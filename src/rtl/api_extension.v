==> flow/design.v <==
module api_extension(
                     input wire           clk,
                     input wire           reset,
                     input wire [1 : 0]   command,
                     output wire [1 : 0]  status,
                     input wire [31 : 0]  address,
                     input wire [31 : 0]  write_data,
                     output wire [31 : 0] read_data,
                     output wire          nts_cs,
                     output wire          nts_we,
                     output wire [23 : 0] nts_address,
                     output wire [31 : 0] nts_write_data,
                     input wire  [31 : 0] nts_read_data,
                     input wire           nts_ready,
                     output wire          pp_cs,
                     output wire          pp_we,
                     output wire [23 : 0] pp_address,
                     output wire [31 : 0] pp_write_data,
                     input wire  [31 : 0] pp_read_data,
                     input wire           pp_ready,
                     output wire          dp_cs,
                     output wire          dp_we,
                     output wire [23 : 0] dp_address,
                     output wire [31 : 0] dp_write_data,
                     input wire  [31 : 0] dp_read_data,
                     input wire           dp_ready,
                     output wire          merge_cs,
                     output wire          merge_we,
                     output wire [7 : 0]  merge_address,
                     output wire [31 : 0] merge_write_data,
                     input wire  [31 : 0] merge_read_data,
                     input wire           merge_ready,
                     output wire          rosc_cs,
                     output wire          rosc_we,
                     output wire [7 : 0]  rosc_address,
                     output wire [31 : 0] rosc_write_data,
                     input wire  [31 : 0] rosc_read_data,
                     input wire           rosc_ready
                    );
  localparam API_PREFIX       = 8'h00;
  localparam PP_PREFIX        = 8'h10;
  localparam NTS_PREFIX       = 8'h20;
  localparam DP_PREFIX        = 8'h40;
  localparam MERGE_PREFIX     = 8'h60;
  localparam ROSC_PREFIX      = 8'hfe;
  localparam API_ADDR_NAME0   = 8'h00;
  localparam API_ADDR_NAME1   = 8'h01;
  localparam API_ADDR_VERSION = 8'h02;
  localparam API_ADDR_OP_A    = 8'h10;
  localparam API_ADDR_OP_B    = 8'h11;
  localparam API_ADDR_SUM     = 8'h12;
  localparam CORE_NAME0       = 32'h6170692d;  
  localparam CORE_NAME1       = 32'h65787420;  
  localparam CORE_VERSION     = 32'h302e3232;  
  localparam COMMAND_IDLE     = 2'h0;
  localparam COMMAND_READ     = 2'h1;
  localparam COMMAND_WRITE    = 2'h3;
  localparam STATUS_BUSY      = 2'h0;
  localparam STATUS_READY     = 2'h1;
  localparam STATUS_ERROR     = 2'h3;
  localparam API_CTRL_IDLE    = 2'h0;
  localparam API_CTRL_WAIT    = 2'h1;
  localparam API_CTRL_DONE    = 2'h2;
  localparam DEF_WAIT_CYCLES  = 3'h2;
  reg [1 : 0]  command_reg;
  reg [1 : 0]  status_reg;
  reg [1 : 0]  status_new;
  reg          status_we;
  reg          ready_reg;
  reg          ready_new;
  reg          cs_reg;
  reg          cs_new;
  reg          cs_we;
  reg          we_reg;
  reg          we_new;
  reg          we_we;
  reg [31 : 0] address_reg;
  reg          address_we;
  reg [31 : 0] read_data_reg;
  reg [31 : 0] read_data_new;
  reg          read_data_we;
  reg [31 : 0] write_data_reg;
  reg          write_data_we;
  reg [31 : 0] op_a_reg;
  reg          op_a_we;
  reg [31 : 0] op_b_reg;
  reg          op_b_we;
  reg [31 : 0] sum_reg;
  reg [2 : 0]  wait_cycles_ctr_reg;
  reg [2 : 0]  wait_cycles_ctr_new;
  reg          wait_cycles_ctr_rst;
  reg          wait_cycles_ctr_inc;
  reg          wait_cycles_ctr_we;
  reg [1 : 0]  api_extension_ctrl_reg;
  reg [1 : 0]  api_extension_ctrl_new;
  reg          api_extension_ctrl_we;
  reg tmp_nts_cs;
  reg tmp_nts_we;
  reg tmp_pp_cs;
  reg tmp_pp_we;
  reg tmp_dp_cs;
  reg tmp_dp_we;
  reg tmp_merge_cs;
  reg tmp_merge_we;
  reg tmp_rosc_cs;
  reg tmp_rosc_we;
  reg address_error;
  assign status          = status_reg;
  assign read_data       = read_data_reg;
  assign nts_cs          = tmp_nts_cs;
  assign nts_we          = tmp_nts_we;
  assign nts_address     = address_reg[23 : 0];
  assign nts_write_data  = write_data_reg;
  assign pp_cs           = tmp_pp_cs;
  assign pp_we           = tmp_pp_we;
  assign pp_address      = address_reg[23 : 0];
  assign pp_write_data   = write_data_reg;
  assign dp_cs           = tmp_dp_cs;
  assign dp_we           = tmp_dp_we;
  assign dp_address      = address_reg[23 : 0];
  assign dp_write_data   = write_data_reg;
  assign merge_cs         = tmp_merge_cs;
  assign merge_we         = tmp_merge_we;
  assign merge_address    = address_reg[7 : 0];
  assign merge_write_data = write_data_reg;
  assign rosc_cs         = tmp_rosc_cs;
  assign rosc_we         = tmp_rosc_we;
  assign rosc_address    = address_reg[7 : 0];
  assign rosc_write_data = write_data_reg;
  always @ (posedge clk or posedge reset)
    begin : reg_update
      if (reset)
        begin
          command_reg            <= 2'h0;
          status_reg             <= STATUS_READY;
          ready_reg              <= 1'h0;
          cs_reg                 <= 1'h0;
          we_reg                 <= 1'h0;
          address_reg            <= 32'h0;
          read_data_reg          <= 32'h0;
          op_a_reg               <= 32'h0;
          op_b_reg               <= 32'h0;
          sum_reg                <= 32'h0;
          write_data_reg         <= 32'h0;
          wait_cycles_ctr_reg    <= DEF_WAIT_CYCLES;
          api_extension_ctrl_reg <= API_CTRL_IDLE;
        end
      else
        begin
          command_reg <= command;
          ready_reg   <= ready_new;
          sum_reg     <= op_a_reg + op_b_reg;
          if (status_we)
            status_reg <= status_new;
          if (cs_we)
            cs_reg <= cs_new;
          if (we_we)
            we_reg <= we_new;
          if (address_we)
            address_reg <= address;
          if (read_data_we)
            read_data_reg <= read_data_new;
          if (write_data_we)
            write_data_reg <= write_data;
          if (op_a_we)
            op_a_reg <= write_data;
          if (op_b_we)
            op_b_reg <= write_data;
          if (wait_cycles_ctr_we)
            wait_cycles_ctr_reg <= wait_cycles_ctr_new;
          if (api_extension_ctrl_we)
            api_extension_ctrl_reg <= api_extension_ctrl_new;
        end
    end  
  always @*
    begin : addr_mux
      tmp_nts_cs    = 1'h0;
      tmp_nts_we    = 1'h0;
      tmp_pp_cs     = 1'h0;
      tmp_pp_we     = 1'h0;
      tmp_dp_cs     = 1'h0;
      tmp_dp_we     = 1'h0;
      tmp_merge_cs  = 1'h0;
      tmp_merge_we  = 1'h0;
      tmp_rosc_cs   = 1'h0;
      tmp_rosc_we   = 1'h0;
      ready_new     = 1'h0;
      read_data_new = 32'h0;
      op_a_we       = 1'h0;
      op_b_we       = 1'h0;
      address_error = 1'h0;
      case (address_reg[31 : 24])
        API_PREFIX:
          begin
            ready_new = 1'h1;
            if (cs_reg)
              begin
                if (we_reg)
                  begin
                    if (address_reg[7 : 0] == API_ADDR_OP_A)
                      op_a_we = 1'h1;
                    if (address_reg[7 : 0] == API_ADDR_OP_B)
                      op_b_we = 1'h1;
                  end
                else
                  begin
                    case (address_reg[7 : 0])
                      API_ADDR_NAME0:   read_data_new = CORE_NAME0;
                      API_ADDR_NAME1:   read_data_new = CORE_NAME1;
                      API_ADDR_VERSION: read_data_new = CORE_VERSION;
                      API_ADDR_OP_A:    read_data_new = op_a_reg;
                      API_ADDR_OP_B:    read_data_new = op_b_reg;
                      API_ADDR_SUM:     read_data_new = sum_reg;
                      default:
                        begin
                        end
                    endcase  
                  end
              end
          end
        PP_PREFIX:
          begin
            tmp_pp_cs     = cs_reg;
            tmp_pp_we     = we_reg;
            ready_new     = pp_ready;
            read_data_new = pp_read_data;
          end
        NTS_PREFIX:
          begin
            tmp_nts_cs    = cs_reg;
            tmp_nts_we    = we_reg;
            ready_new     = nts_ready;
            read_data_new = nts_read_data;
          end
        DP_PREFIX:
          begin
            tmp_dp_cs     = cs_reg;
            tmp_dp_we     = we_reg;
            ready_new     = dp_ready;
            read_data_new = dp_read_data;
          end
        MERGE_PREFIX:
          begin
            tmp_merge_cs  = cs_reg;
            tmp_merge_we  = we_reg;
            ready_new     = merge_ready;
            read_data_new = merge_read_data;
          end
        ROSC_PREFIX:
          begin
            tmp_rosc_cs   = cs_reg;
            tmp_rosc_we   = we_reg;
            ready_new     = rosc_ready;
            read_data_new = rosc_read_data;
          end
        default:
          begin
            ready_new     = 1'h1;
            read_data_new = 32'hdeaddead;
            address_error = 1'h1;
          end
      endcase  
    end  
  always @*
    begin : wait_cycles_ctr
      wait_cycles_ctr_new = 3'h0;
      wait_cycles_ctr_we  = 1'h0;
      if (wait_cycles_ctr_rst)
        wait_cycles_ctr_we = 1'h1;
      if (wait_cycles_ctr_inc)
        begin
          wait_cycles_ctr_new = wait_cycles_ctr_reg + 1'h1;
          wait_cycles_ctr_we  = 1'h1;
        end
    end
  always @*
    begin : api_extension_ctrl
      status_new             = STATUS_READY;
      status_we              = 1'h0;
      cs_new                 = 1'h0;
      cs_we                  = 1'h0;
      we_new                 = 1'h0;
      we_we                  = 1'h0;
      address_we             = 1'h0;
      read_data_we           = 1'h0;
      write_data_we          = 1'h0;
      wait_cycles_ctr_rst    = 1'h0;
      wait_cycles_ctr_inc    = 1'h0;
      api_extension_ctrl_new = API_CTRL_IDLE;
      api_extension_ctrl_we  = 1'h0;
      case (api_extension_ctrl_reg)
        API_CTRL_IDLE:
          begin
            if (command_reg != COMMAND_IDLE)
              begin
                if (command_reg == COMMAND_WRITE)
                  begin
                    write_data_we = 1'h1;
                    we_new        = 1'h1;
                    we_we         = 1'h1;
                  end
                status_new             = STATUS_BUSY;
                status_we              = 1'h1;
                cs_new                 = 1'h1;
                cs_we                  = 1'h1;
                address_we             = 1'h1;
                wait_cycles_ctr_rst    = 1'h1;
                api_extension_ctrl_new = API_CTRL_WAIT;
                api_extension_ctrl_we  = 1'h1;
              end
          end
        API_CTRL_WAIT:
          begin
            if (wait_cycles_ctr_reg == DEF_WAIT_CYCLES)
              begin
                if (ready_reg)
                  begin
                    if (address_error)
                      status_new = STATUS_ERROR;
                    else
                      status_new = STATUS_READY;
                    status_we              = 1'h1;
                    cs_new                 = 1'h0;
                    cs_we                  = 1'h1;
                    we_new                 = 1'h0;
                    we_we                  = 1'h1;
                    read_data_we           = 1'h1;
                    api_extension_ctrl_new = API_CTRL_DONE;
                    api_extension_ctrl_we  = 1'h1;
                  end
              end
            else
              wait_cycles_ctr_inc = 1'h1;
          end
        API_CTRL_DONE:
          begin
            if (command_reg == COMMAND_IDLE)
              begin
                status_new             = STATUS_READY;
                status_we              = 1'h1;
                api_extension_ctrl_new = API_CTRL_IDLE;
                api_extension_ctrl_we  = 1'h1;
              end
          end
        default:
          begin
          end
      endcase  
    end  
endmodule  
### Reports on api_extension

What the tools print for api_extension, step after step.
Line numbers count from 1 in the design file above.
Operators carry their Yosys type and port widths (W data, S select, Z words).
Library cell names are shortened.
The mark -- stands for no value.

| set-up | value |
|---|---|
| top module | api_extension |
| clock input | clk |
| cell library | sky130hd |
| timing corner | tt_025C_1v80 |

### After elaboration

Counts by Yosys on the flattened word-level netlist (proc, flatten, opt, wreduce; memories kept). Register bits leave out memories and registers merged into their read ports (data or address); mux counts leave out enables and synchronous resets folded into registers. Print and check cells are left out.

| word-level totals | value |
|---|---|
| output and inout port bits | 292 |
| register bits after elaboration | 204 |
| word-level cells | 84 |

| cells by class | value |
|---|---|
| equal/unequal tests | 14 |
| add/subtract/negate cells | 2 |
| reductions and logical operators | 6 |
| multiplexer cells | 49 |

Operators by type and width:

| operator | number |
|---|---|
| $pmux W32 S6 | 2 |
| $mux W32 | 2 |
| $mux W1 | 33 |
| $add A32 B32 Y32 | 1 |
| $eq A8 B5 Y1 const B | 4 |
| $eq A8 B7 Y1 const B | 2 |
| $logic_not A8 Y1 | 2 |
| $mux W2 | 5 |
| $eq A8 B1 Y1 const B | 1 |
| $eq A8 B2 Y1 const B | 1 |
| $eq A8 B6 Y1 const B | 1 |
| $eq A8 B8 Y1 const B | 1 |
| $pmux W2 S2 | 2 |
| $reduce_or A6 Y1 | 1 |
| $pmux W1 S5 | 1 |
| $eq A2 B2 Y1 const B | 2 |
| $logic_not A2 Y1 | 2 |
| $pmux W1 S2 | 2 |
| $add A3 B1 Y3 const B | 1 |
| $eq A3 B2 Y1 const B | 1 |
| $pmux W1 S3 | 1 |
| $mux W3 | 1 |
| $eq A2 B1 Y1 const B | 1 |
| $reduce_bool A2 Y1 | 1 |

### Logic depth

Yosys ltp: most cells in a row. Word level: on the elaborated netlist, between registers, memories and ports. Mapped: between sequential cells and ports; inverters and the memories' decode and read muxes count.

| depth | value |
|---|---|
| depth after elaboration | 6 |
| ABC_AREA | 0 |
| mapped depth | 10 |
| mapped depth without buffers | 9 |

### Mapped cells and area

The flow's flattened synthesis, as Yosys stat reports it; memories are mapped. The netlist is that of the ABC_AREA named above (0 if unset); the other value can give another one.
Totals and module areas in this step are rounded.

Cells by type:

| type | number | total area (µm²) |
|---|---|---|
| dfrtp_1 | 202 | 5.05E+03 |
| buf_4 | 220 | 1.65E+03 |
| mux2_2 | 131 | 1.48E+03 |
| mux2i_1 | 53 | 530.509 |
| o21ai_0 | 86 | 430.413 |
| ha_1 | 33 | 412.896 |
| a21oi_1 | 74 | 370.355 |
| nand2_1 | 82 | 307.795 |
| nor2_1 | 55 | 206.448 |
| a221oi_1 | 22 | 192.685 |
| a31oi_1 | 27 | 168.912 |
| clkbuf_1 | 44 | 165.158 |
| nor2b_1 | 26 | 162.656 |
| xnor2_1 | 15 | 131.376 |
| a221o_1 | 13 | 130.125 |
| xor2_1 | 11 | 96.342 |
| nand3_1 | 16 | 80.077 |
| nor3_1 | 16 | 80.077 |

Not listed: further types 47, cells in them 167.

| mapped netlist | value |
|---|---|
| area of sequential cells | 5130 µm² |
| cells in the netlist | 1293 |
| synthesis area | 12900 µm² |
| flip-flop cells | 205 |
| buffer cells | 285 |

### Timing after synthesis

Source: OpenSTA report_checks on the synthesized netlist (no wires, ideal clock, input and output delay 20% of the period each), path of least setup slack; recovery checks are left aside. Register names are those of the netlist, which keeps one name where synthesis merged equal registers.

| path after synthesis | value |
|---|---|
| path type | register to output |
| start | register address_reg[25] |
| end | output nts_cs |
| external output delay | 864 ps |
| data arrival time | 2237 ps |
| driving pins on the path | 8 |
| path slack | 1219 ps |
| time at the first pin | 0 ps |
| delay of the path | 2237 ps |
| period | 4320 ps |
| path buffers | 3 |
| synthesis period reached | 3101 ps |

"delay of the path" is the arrival time less input delay plus setup time.
A path that ends at an output port has no setup time.
"driving pins on the path" counts driving pins, that of a launching flip-flop among them; a cell with two outputs on the path counts twice.
"synthesis period reached" = period - worst setup slack (recovery checks aside). The figure is calculated, with input and output delays left at 20% of the set period.
The rows between start and end are the longest chain of elaborated cells between them; the timing report does not say that the signal goes this way. Where chains are equally long, one stands for them.
Each line given opens the expression or statement behind the cell; cells for indexed reads and writes are added by Yosys, which also makes memories of some case tables.

| on the way, after synthesis | value |
|---|---|
| cells stage by stage | dfrtp_1 > or4_4 > or3_1 > buf_2 > nor3b_1 > buf_2 > buf_2 > and2_1 |
| cells in the longest elaborated chain | 2 |
| elaborated cells between the ends (all ways) | 2 |
| source lines of those cells | 1 |
| those cells by class | eq/ne: 1; mux: 1 |

Ends and longest elaborated chain, after synthesis:

| element | line | text |
|---|---|---|
| from (decl) | 77 | `reg [31 : 0] address_reg;` |
| from (assign) | 139 | `address_reg            <= 32'h0;` |
| from (assign) | 160 | `address_reg <= address;` |
| $eq A8 B6 Y1 | 192 | `case (address_reg[31 : 24])` |
| $mux W1 | 192 |  |
| to (decl) | 9 | `output wire          nts_cs,` |

Subject: flow runs of api_extension

Hi,

Record of 2 stored runs of the RTL-to-layout flow on api_extension, platform sky130hd. The runs are unordered. Constraints: input delay and output delay 20% of the set period each, output load 0.01 pF.
Settings: n/a = not set for that run.

| stored run | period_ns | CORE_UTILIZATION | CAP_MARGIN | CORE_MARGIN | SLEW_MARGIN | SETUP_SLACK_MARGIN | PLACE_DENSITY_LB_ADDON | CORE_ASPECT_RATIO | TNS_END_PERCENT | CTS_CLUSTER_DIAMETER | MIN_ROUTING_LAYER | MAX_ROUTING_LAYER |
|---|---|---|---|---|---|---|---|---|---|---|---|---|
| entry A | 2.81 | 71 | 20 | 2 | 20 | n/a | n/a | n/a | n/a | n/a | n/a | n/a |
| entry B | 2.31 | 59 | 20 | 2 | 20 | 0.6 | 0.13 | 0.66 | 40 | 176 | met2 | met5 |

Entry A: no final report: placement broke off with PPL-0024
Entry B: no final report: routing broke off with GRT-0116

Regards
